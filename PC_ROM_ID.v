==> flow/design.v <==
module Adder4(PC_in, PC_out4);
	input [31:0] PC_in;
	output [31:0] PC_out4;
		assign PC_out4 = PC_in+32'd4;
endmodule
module IR(in, rd,rs1,rs2,inst );
	output  [4:0] rd;
	output  [4:0] rs1;
	output  [4:0] rs2;
	output [31:0] inst;
	input [31:0] in; 
	assign rd =  in[11:7];
	assign rs1 =  in[19:15];
	assign rs2 =  in[24:20];
	assign inst [31:0] = in [31:0];
		endmodule
module PC(reset, clock, PC_in, PC_out);
	input reset, clock;
	input [31:0] PC_in;
	output reg [31:0] PC_out;
	always @(posedge clock) begin
		if (reset)
		PC_out = 32'd0;
		else 
		 PC_out = PC_in;
	end
endmodule
module PC_ROM_ID(reset, clock, RD,RS1,RS2, ins_out);
	input reset, clock;
	output  [4:0] RD,RS1,RS2;
	output  reg [31:0] ins_out;
	wire [31:0] PC_O,PC_O4;
	wire [31:0] R_O;
	 PC UUT_PC(reset, clock, PC_O4, PC_O);
	 Adder4 UUT_Adder4( PC_O, PC_O4);
	 ROM UUT_ROM(R_O, PC_O);
    IR UUT_IR(R_O, RD,RS1,RS2,ins_out );
	 endmodule
module ROM(out,address);
	output reg [31:0] out;
	input [31:0] address; 
	always @(address) begin
		case (address)
			32'd00: out = 32'h00000000;
	      32'd04: out = 32'b00000000010000000000010100010011; 
         32'd08: out = 32'b00000000000100000000011100010011; 
         32'd12: out = 32'b00000000111001010000011110110011;  
         32'd16: out = 32'b00000000111101010010001000010011; 
         32'd20: out = 32'b00000000010001010010100000000011; 
         32'd24: out = 32'b00000000111110000000001001000111;
         32'd28: out = 32'b00000000111001010100011110110011; 
         32'd32: out = 32'b01000000111001010000011000110011; 
			default:  out = 32'h00000000; 
		endcase
	end
endmodule
== Step by step through the tools: PC_ROM_ID ==
Tool output for the design above, in the order of the flow.
Lines are those of the file above, counted from 1.
Library cell names are shortened.
A cell with - has no value.
Set-up
  top: PC_ROM_ID
  clock input: clock
  standard-cell library: sky130hd
  timing corner: tt_025C_1v80

== Word-level counts ==
Source: Yosys, flattened and elaborated, memories not mapped. Widths are those after wreduce; folded enables and synchronous resets count as part of the registers. Registers that Yosys merges into a memory's read port (data or address) are not register bits. Print and check cells do not count. Equal cells are merged and count once.
Storage and ports
  bits of input ports: 2
  flip-flop bits (word level): 32
  word-level cells: 11
  output and inout bits: 47
Cells by class
  equality and inequality tests: 8
  mux-type cells: 1
  add/sub/neg operators: 1
Operators with widths (number)
  parallel mux 31 bit (select 8 bit): 1
  == test 32 x 5 -> 1 bit with constant B: 4
  == test 32 x 4 -> 1 bit with constant B: 2
  adder 32 x 3 -> 32 bit with constant B: 1
  == test 32 x 3 -> 1 bit with constant B: 1
  == test 32 x 6 -> 1 bit with constant B: 1

== Depth ==
Longest topological path by Yosys (ltp), each cell counted once; first at word level (registers and memories cut), then after technology mapping (sequential cells cut; the memories' decode and read muxes count).
Logic depth
  depth in word-level cells: 2
  ABC_AREA: 0
  depth in mapped cells: 8
  depth with buffers taken out: 6

== Mapped cells and area ==
Source: synth_stat.txt of the flow (Yosys; design flattened, memories mapped). It holds for the ABC_AREA given above (unset counts as 0); a run with the other value may have another netlist.
Cells by type (number)
  dfxtp_1: 30
  buf_4: 34
  a21oi_1: 22
  o31ai_1: 12
  or4_1: 12
  nor4_1: 12
  nor2_1: 19
  xnor2_1: 8
  ha_1: 4
  nand2_1: 12
  nand3_1: 8
  nand4_1: 6
  or3_1: 6
  nor3_1: 7
  xor2_1: 4
  inv_1: 9
  a2111oi_0: 3
  o21ai_0: 5
Other cell types: 20; their cells: 32.
Synthesis totals
  area of sequential cells: 600.6 um^2
  mapped area: 1964.4 um^2
  mapped cells: 245
  flip-flops: 30
  buffers: 45
The figures by module come from a second, unflattened synthesis with its own total; it is not the netlist above.
Unflattened totals
  cells (unflattened synthesis): 268
  area total of the unflattened synthesis: 2290.9 um^2
Each row is one instance without its submodules.
By module
  PC: times used 1, cells 67, area 863.3 um^2
  Adder4: times used 1, cells 83, area 580.6 um^2
  ROM: times used 1, cells 71, area 494.2 um^2
  IR: times used 1, cells 47, area 352.8 um^2
  PC_ROM_ID: times used 1, cells 0, area 0.0 um^2

== Worst setup path after synthesis ==
OpenSTA on the mapped netlist: ideal clock, no wires. The path of least setup slack (recovery checks aside). Input and output delay are each 20% of the period. Register names are those of the netlist, which keeps one name where synthesis merged equal registers.
Path post-synthesis
  path kind: register to output
  start point: reg UUT_PC.PC_out[12]
  end point: out RS1[3]
  data required time: 3.112 ns
  clock period: 3.89 ns
  time at the first pin: 0.000 ns
  path slack: 0.565 ns
  buffers on the path: 1
  path delay: 2.547 ns
  arrival time: 2.547 ns
  stages on the path: 6
  period reached after synthesis: 3.325 ns
"path delay" = arrival - input delay + setup time.
At an output port there is no setup time.
"stages on the path": output pins that drive a net of the path, with the launching flip-flop's if there is one; two outputs of one cell count as two.
"period reached after synthesis" = period - worst setup slack (recovery checks aside). The figure is calculated, with input and output delays left at 20% of the set period.
The rows between start and end are the longest chain of elaborated cells between them; the timing report does not say that the signal goes this way. Where chains are equally long, one stands for them.
Each line given opens the expression or statement behind the cell; cells for indexed reads and writes are added by Yosys, which also makes memories of some case tables.
Between the ends, post-synthesis
  path through: dfxtp_1 or4_2 nor3_1 nand4_1 a2111oi_0 buf_4
  cells in the longest elaborated chain: 2
Ends and longest elaborated chain, post-synthesis
  start: declaration: RTL line 20  | output reg [31:0] PC_out;
  start: assignment: RTL line 23  | PC_out = 32'd0;
  start: assignment: RTL line 25  | PC_out = PC_in;
  == test 32 x 6 -> 1 bit: RTL line 43  | case (address)
  parallel mux 31 bit (select 8 bit): RTL line 43
  end: declaration: RTL line 30  | output [4:0] RD,RS1,RS2;

== Worst path after layout ==
From the final timing report of run 1: the path of least setup slack in the routed layout; clock arrival at registers is part of the times.
Path post-layout
  path kind: register to output
  start point: reg UUT_PC.PC_out[12]
  end point: out RS1[3]
  path slack: 0.86 ns
  clock period: 4.63 ns
  time at the first pin: 0.31 ns
  arrival time: 2.84 ns
  buffers on the path: 3
  stages on the path: 8
  data required time: 3.70 ns
The rows between start and end are the longest chain of elaborated cells between them; the timing report does not say that the signal goes this way. Where chains are equally long, one stands for them.
Between the ends, post-layout
  path through: dfxtp_1 or4_2 nor3_1 nand4_1 buf_4 a2111oi_0 buf_4 clkdlybuf4s50_1
  cells in the longest elaborated chain: 2
Ends and longest elaborated chain, post-layout
  start: declaration: RTL line 20  | output reg [31:0] PC_out;
  start: assignment: RTL line 23  | PC_out = 32'd0;
  start: assignment: RTL line 25  | PC_out = PC_in;
  == test 32 x 6 -> 1 bit: RTL line 43  | case (address)
  parallel mux 31 bit (select 8 bit): RTL line 43
  end: declaration: RTL line 30  | output [4:0] RD,RS1,RS2;

## Implementation results

PC_ROM_ID through Yosys and OpenROAD on sky130hd: 2 stored runs, unordered, with their settings and measured results. The constraints put input and output delay at 20% of the set period each and load the outputs with 0.01 pF.
By "achieved clock period (ns)" is meant the clock period of the run minus its worst setup slack. This is arithmetic on one report: input and output delays are still those of the set period (20% each).
"worst setup path time (ns)" is the time allowed to the run's worst setup path (the clock period less input and output delay, where it has them) less its slack. Clock arrival times count: a late capture clock shortens it, a late launch clock lengthens it.

settings of run 1
{
  "period_ns": 4.63,
  "CORE_UTILIZATION": 58,
  "SETUP_SLACK_MARGIN": 0.52,
  "PLACE_DENSITY": 0.69,
  "CAP_MARGIN": 5,
  "CORE_MARGIN": 2,
  "SLEW_MARGIN": 20
}
report of run 1
yosys chip area after synthesis (um^2): 1964.4
finish__design__die__area: 3868.2
finish__design__instance__area__stdcell: 2170.8
finish__design__instance__utilization: 0.6610
finish__timing__setup__ws: 0.865
finish__timing__hold__ws: 0.510
achieved clock period (ns): 3.765
worst setup path time (ns): 2.84
worst setup path kind: register to output

settings of run 2
{
  "period_ns": 3.61,
  "CORE_UTILIZATION": 55,
  "CAP_MARGIN": 20,
  "CORE_MARGIN": 2,
  "SLEW_MARGIN": 20
}
report of run 2
yosys chip area after synthesis (um^2): 1964.4
finish__design__die__area: 4065.3
finish__design__instance__area__stdcell: 2304.7
finish__design__instance__utilization: 0.6800
finish__timing__setup__ws: 0.173
finish__timing__hold__ws: 0.514
achieved clock period (ns): 3.437
worst setup path time (ns): 2.72
worst setup path kind: register to output
